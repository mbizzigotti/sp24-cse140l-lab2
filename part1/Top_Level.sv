==> flow/design.v <==
module Top_Level #(parameter NS=60, NH=24)(
  input Reset,
        Timeset, 	   
        Alarmset,	   
		Minadv,
		Hrsadv,
		Alarmon,
		Pulse,		   
  output [6:0] S1disp, S0disp, 	    
               M1disp, M0disp, 
               H1disp, H0disp,
  output logic Buzz);	            
  logic[6:0] TSec, TMin, THrs,      
             AMin, AHrs;		    
  logic[6:0] Min, Hrs;
  logic S_max, M_max, H_max, 	    
        TMen, THen, AMen, AHen;
  logic buzz;
  assign TMen = (Timeset && Minadv) ? Pulse : S_max;
  assign THen = (Timeset && Hrsadv) ? Pulse : (M_max && S_max);
  assign AMen = Alarmset && Minadv;
  assign AHen = Alarmset && Hrsadv;
  assign Buzz = buzz && Alarmon;
  ct_mod_N  Sct(
    .clk(Pulse), .rst(Reset), .en(!Timeset), .modulus(7'd60),
    .ct_out(TSec), .ct_max(S_max));
  ct_mod_N Mct(
    .clk(Pulse), .rst(Reset), .en(TMen), .modulus(7'd60),
    .ct_out(TMin), .ct_max(M_max));
  ct_mod_N  Hct(
	.clk(Pulse), .rst(Reset), .en(THen), .modulus(7'd24),
    .ct_out(THrs), .ct_max(H_max));
  ct_mod_N Mreg(
    .clk(Pulse), .rst(Reset), .en(AMen), .modulus(7'd60),
    .ct_out(AMin), .ct_max()  ); 
  ct_mod_N  Hreg(
    .clk(Pulse), .rst(Reset), .en(AHen), .modulus(7'd24),
    .ct_out(AHrs), .ct_max() ); 
  lcd_int Sdisp(					   
    .bin_in    (TSec),
	.Segment1  (S1disp),
	.Segment0  (S0disp)
	);
  lcd_int Mdisp(
    .bin_in    (Alarmset ? AMin : TMin),
	.Segment1  (M1disp),
	.Segment0  (M0disp)
	);
  lcd_int Hdisp(
    .bin_in    (Alarmset ? AHrs : THrs),
	.Segment1  (H1disp),
	.Segment0  (H0disp)
	);
  alarm a1(
    .tmin(TMin), .amin(AMin), .thrs(THrs), .ahrs(AHrs), .buzz
	);
endmodule
module alarm(
  input[6:0]   tmin,
               amin,
			   thrs,
			   ahrs,						 
  output logic buzz
);
  always_comb
    buzz = (tmin == amin) && (thrs == ahrs);
endmodule
module ct_mod_N(
  input             clk, 
                    rst, 	    
                    en,		    
  input       [6:0] modulus,    
  output logic[6:0] ct_out,	    
  output logic      ct_max);    
  always_ff @(posedge clk, posedge rst)	 begin :clk_loop
    if(rst)	begin      :reset_loop
	  ct_out <= 'b0;
	end			       :reset_loop
	else if(en)	begin  :inc_loop
      if(ct_out == modulus-1) ct_out <= 'b0;
	  else                    ct_out <= ct_out + 'b1;
    end				   :inc_loop
  end	  :clk_loop
  always_comb begin ct_max = ct_out==(modulus-1); end   
endmodule
module lcd_int(
  input[6:0] bin_in,
  output logic [6:0] Segment1,
                     Segment0);
  logic[3:0] bin0;			   
  assign bin0 = bin_in % 10;   
  logic[3:0] bin1;
  assign bin1 = bin_in/10;
  always_comb case(bin0) 
    4'b0000 : Segment0 = 7'h7E;	    
    4'b0001 : Segment0 = 7'h30;	    
    4'b0010 : Segment0 = 7'h6D;				  
    4'b0011 : Segment0 = 7'h79;				  
    4'b0100 : Segment0 = 7'h33;          	  
    4'b0101 : Segment0 = 7'h5B;
    4'b0110 : Segment0 = 7'h5F;
    4'b0111 : Segment0 = 7'h70;	    
    4'b1000 : Segment0 = 7'h7F;	    
    4'b1001 : Segment0 = 7'h7B;
	default : Segment0 = 7'h00;
  endcase
    always_comb case(bin1) 
    4'b0000 : Segment1 = 7'h7E;
    4'b0001 : Segment1 = 7'h30;
    4'b0010 : Segment1 = 7'h6D;
    4'b0011 : Segment1 = 7'h79;
    4'b0100 : Segment1 = 7'h33;          
    4'b0101 : Segment1 = 7'h5B;
    4'b0110 : Segment1 = 7'h5F;
    4'b0111 : Segment1 = 7'h70;
    4'b1000 : Segment1 = 7'h7F;
    4'b1001 : Segment1 = 7'h7B;
	default : Segment1 = 7'h00;
  endcase
endmodule
# Reports on Top_Level
# Tool output for the design above, in the order of the flow.
# Line numbers count from 1 in the design file above.
setup:
  top: "Top_Level"
  clk_port: "Pulse"
  lib: "sky130hd"
  lib_corner: "tt_025C_1v80"

# Word-level counts
# Counts by Yosys on the flattened word-level netlist (proc, flatten, opt, wreduce; memories kept). Register bits leave out memories and registers merged into their read ports (data or address); mux counts leave out enables and synchronous resets folded into registers. Print and check cells are left out. Cells with the same type and inputs are merged into one.
# Memory sizes are those after Yosys's memory passes, which may raise the word count (mostly to a power of two), join words into wider ones and drop unused or constant bits.
bits:
  regBits: 35
  latchBits: 0
  ram_bits: 0
  mem_bits_ro: 672
  clocked_rd_ports_x_width: 0
  mem_count: 6
  input_bits: 7
  output_inout_bits: 43
  elab_cells: 45
classes:
  n_addsub: 5
  multipliers: 0
  n_div: 6
  compare: 0
  eq_ne: 7
  shifts: 0
  muxes: 9
  bitwise: 0
  reduce_logical: 7
mem_list:
  columns: ["name", "words", "word_bits", "rd", "wr", "line_no", "text"]
  rows:
  - ["(name not given)", 16, 7, 1, 0, 107, "always_comb case(bin1)"]
  - ["(name not given)", 16, 7, 1, 0, 94, "always_comb case(bin0)"]
  - ["(name not given)", 16, 7, 1, 0, 107, null]
  - ["(name not given)", 16, 7, 1, 0, 94, null]
  - ["(name not given)", 16, 7, 1, 0, 107, null]
  - ["(name not given)", 16, 7, 1, 0, 94, null]
op_table:
  columns: ["op", "n"]
  rows:
  - ["divider 7 x 4 -> 32 bit with constant B", 3]
  - ["modulo 7 x 4 -> 32 bit with constant B", 3]
  - ["2-to-1 mux 7 bit", 7]
  - ["adder 7 x 1 -> 7 bit with constant B", 5]
  - ["== test 7 x 6 -> 1 bit with constant B", 3]
  - ["== test 7 x 5 -> 1 bit with constant B", 2]
  - ["== test 7 bit", 2]
  - ["logical AND 1 bit", 7]
  - ["2-to-1 mux 1 bit", 2]

# Longest topological paths
# Depth = most cells in a row (Yosys ltp): at word level without a register or memory, in the mapped netlist without a sequential cell, where the memories' decode and read muxes count.
depth:
  depth_word: 3
  ABC_AREA: 0
  ltp_mapped: 20
  depth_no_buf: 18

# After synthesis
# The flow's flattened synthesis, as Yosys stat reports it; memories are mapped. The netlist is that of the ABC_AREA named above (0 if unset); the other value can give another one.
by_type:
  columns: ["type", "n", "type_area_um2"]
  rows:
  - ["sky130_fd_sc_hd__dfrtp_1", 35, 875.84]
  - ["sky130_fd_sc_hd__ha_1", 51, 638.112]
  - ["sky130_fd_sc_hd__xnor2_1", 31, 271.51]
  - ["sky130_fd_sc_hd__o21ai_0", 53, 265.254]
  - ["sky130_fd_sc_hd__nor2_1", 53, 198.941]
  - ["sky130_fd_sc_hd__nand2_1", 51, 191.434]
  - ["sky130_fd_sc_hd__nand3_1", 26, 130.125]
  - ["sky130_fd_sc_hd__inv_1", 34, 127.622]
  - ["sky130_fd_sc_hd__mux2_2", 11, 123.869]
  - ["sky130_fd_sc_hd__a21oi_1", 24, 120.115]
  - ["sky130_fd_sc_hd__mux2i_1", 12, 120.115]
  - ["sky130_fd_sc_hd__nand2b_1", 13, 81.328]
  - ["sky130_fd_sc_hd__clkbuf_1", 20, 75.072]
  - ["sky130_fd_sc_hd__nand4_1", 12, 75.072]
  - ["sky130_fd_sc_hd__nor3_1", 14, 70.067]
  - ["sky130_fd_sc_hd__a31oi_1", 11, 68.816]
  - ["sky130_fd_sc_hd__o31ai_1", 9, 67.565]
  - ["sky130_fd_sc_hd__xor2_1", 7, 61.309]
# Other cell types: 74; their cells: 199.
synth_totals:
  mapped_cells: 666
  mapped_area_um2: 5250.0
  seqArea_um2: 875.8
  ff_cells: 35
  n_buf: 35
# By module: a second synthesis without flattening, with its own total; a netlist apart from the flattened one above.
hier_totals:
  hier_cells: 852
  hier_area_um2: 6759.0
# Each row is one instance without its submodules.
by_module:
  columns: ["module", "instances", "cells", "area_um2", "seq_area_um2"]
  rows:
  - ["lcd_int", 3, 157, 1121.1, 0.0]
  - ["ct_mod_N", 5, 67, 590.6, 175.2]
  - ["Top_Level", 1, 27, 285.3, 0.0]
  - ["alarm", 1, 19, 157.7, 0.0]

==> runs of Top_Level <==
Stored flow runs of Top_Level (2 of them; Yosys, OpenROAD, sky130hd). They differ in their settings and are not a sequence. Constraints: input delay and output delay 20% of the set period each, output load 0.01 pF.
"worst_setup_path_time_ns": the worst setup path's part of the clock period (all of it between registers, 20% less for each end at a port) less its slack. A launch clock that arrives late makes it longer, a capture clock that arrives late makes it shorter.

--- run 1 ---
==> flow/run.sh <==
#!/bin/bash
# the make line also repeats the synthesis and layout settings of config.mk as NAME=value (left out here)
make -C /OpenROAD-flow-scripts/flow DESIGN_CONFIG=/design/flow/config.mk WORK_HOME=/design/flow/orfs CLKGATE_MAP_FILE= finish
==> flow/config.mk <==
export PLATFORM = sky130hd
export DESIGN_NAME = Top_Level
export DESIGN_NICKNAME = Top_Level
export VERILOG_FILES = /design/flow/design.v
export SDC_FILE = /design/flow/constraint.sdc
export NUM_CORES = 4
export LEC_CHECK = 0
export CAP_MARGIN = 20
export CORE_MARGIN = 2
export CORE_UTILIZATION = 57
export CTS_CLUSTER_DIAMETER = 351
export PLACE_DENSITY = 0.48
export SETUP_SLACK_MARGIN = 2.45
export SLEW_MARGIN = 20
export TNS_END_PERCENT = 85
==> flow/constraint.sdc <==
create_clock -name core_clock -period 8.55 [get_ports {Pulse}]
set_input_delay 1.7100 -clock core_clock [delete_from_list [all_inputs] [get_ports {Pulse}]]
set_output_delay 1.7100 -clock core_clock [all_outputs]
set_load 0.01 [all_outputs]

==> results, as YAML <==
results:
  worst_setup_path_time_ns: 3.37
  critical_path_kind: "input port to output port"
  yosys.chip_area_um2: 5250.0
  final_hold_ws_ns: 0.602
  design_die_area_um2: 9994.0
  final_setup_ws_ns: 1.757
  finalCellArea_um2: 7887.6

--- run 2 ---
==> flow/run.sh <==
#!/bin/bash
# the make line also repeats the synthesis and layout settings of config.mk as NAME=value (left out here)
make -C /OpenROAD-flow-scripts/flow DESIGN_CONFIG=/design/flow/config.mk WORK_HOME=/design/flow/orfs CLKGATE_MAP_FILE= finish
==> flow/config.mk <==
export PLATFORM = sky130hd
export DESIGN_NAME = Top_Level
export DESIGN_NICKNAME = Top_Level
export VERILOG_FILES = /design/flow/design.v
export SDC_FILE = /design/flow/constraint.sdc
export NUM_CORES = 4
export LEC_CHECK = 0
export ABC_AREA = 1
export CAP_MARGIN = 20
export CELL_PAD_IN_SITES_DETAIL_PLACEMENT = 1
export CORE_ASPECT_RATIO = 0.79
export CORE_MARGIN = 2
export CORE_UTILIZATION = 48
export CTS_CLUSTER_SIZE = 44
export GPL_ROUTABILITY_DRIVEN = 1
export GPL_TIMING_DRIVEN = 0
export HOLD_SLACK_MARGIN = -0.09
export MAX_ROUTING_LAYER = met5
export MIN_ROUTING_LAYER = met1
export SLEW_MARGIN = 15
==> flow/constraint.sdc <==
create_clock -name core_clock -period 8.73 [get_ports {Pulse}]
set_input_delay 1.7460 -clock core_clock [delete_from_list [all_inputs] [get_ports {Pulse}]]
set_output_delay 1.7460 -clock core_clock [all_outputs]
set_load 0.01 [all_outputs]

==> results, as YAML <==
results:
  worst_setup_path_time_ns: 4.81
  critical_path_kind: "input port to output port"
  yosys.chip_area_um2: 5029.8
  final_hold_ws_ns: 0.611
  design_die_area_um2: 11319.4
  final_setup_ws_ns: 0.431
  finalCellArea_um2: 6807.8
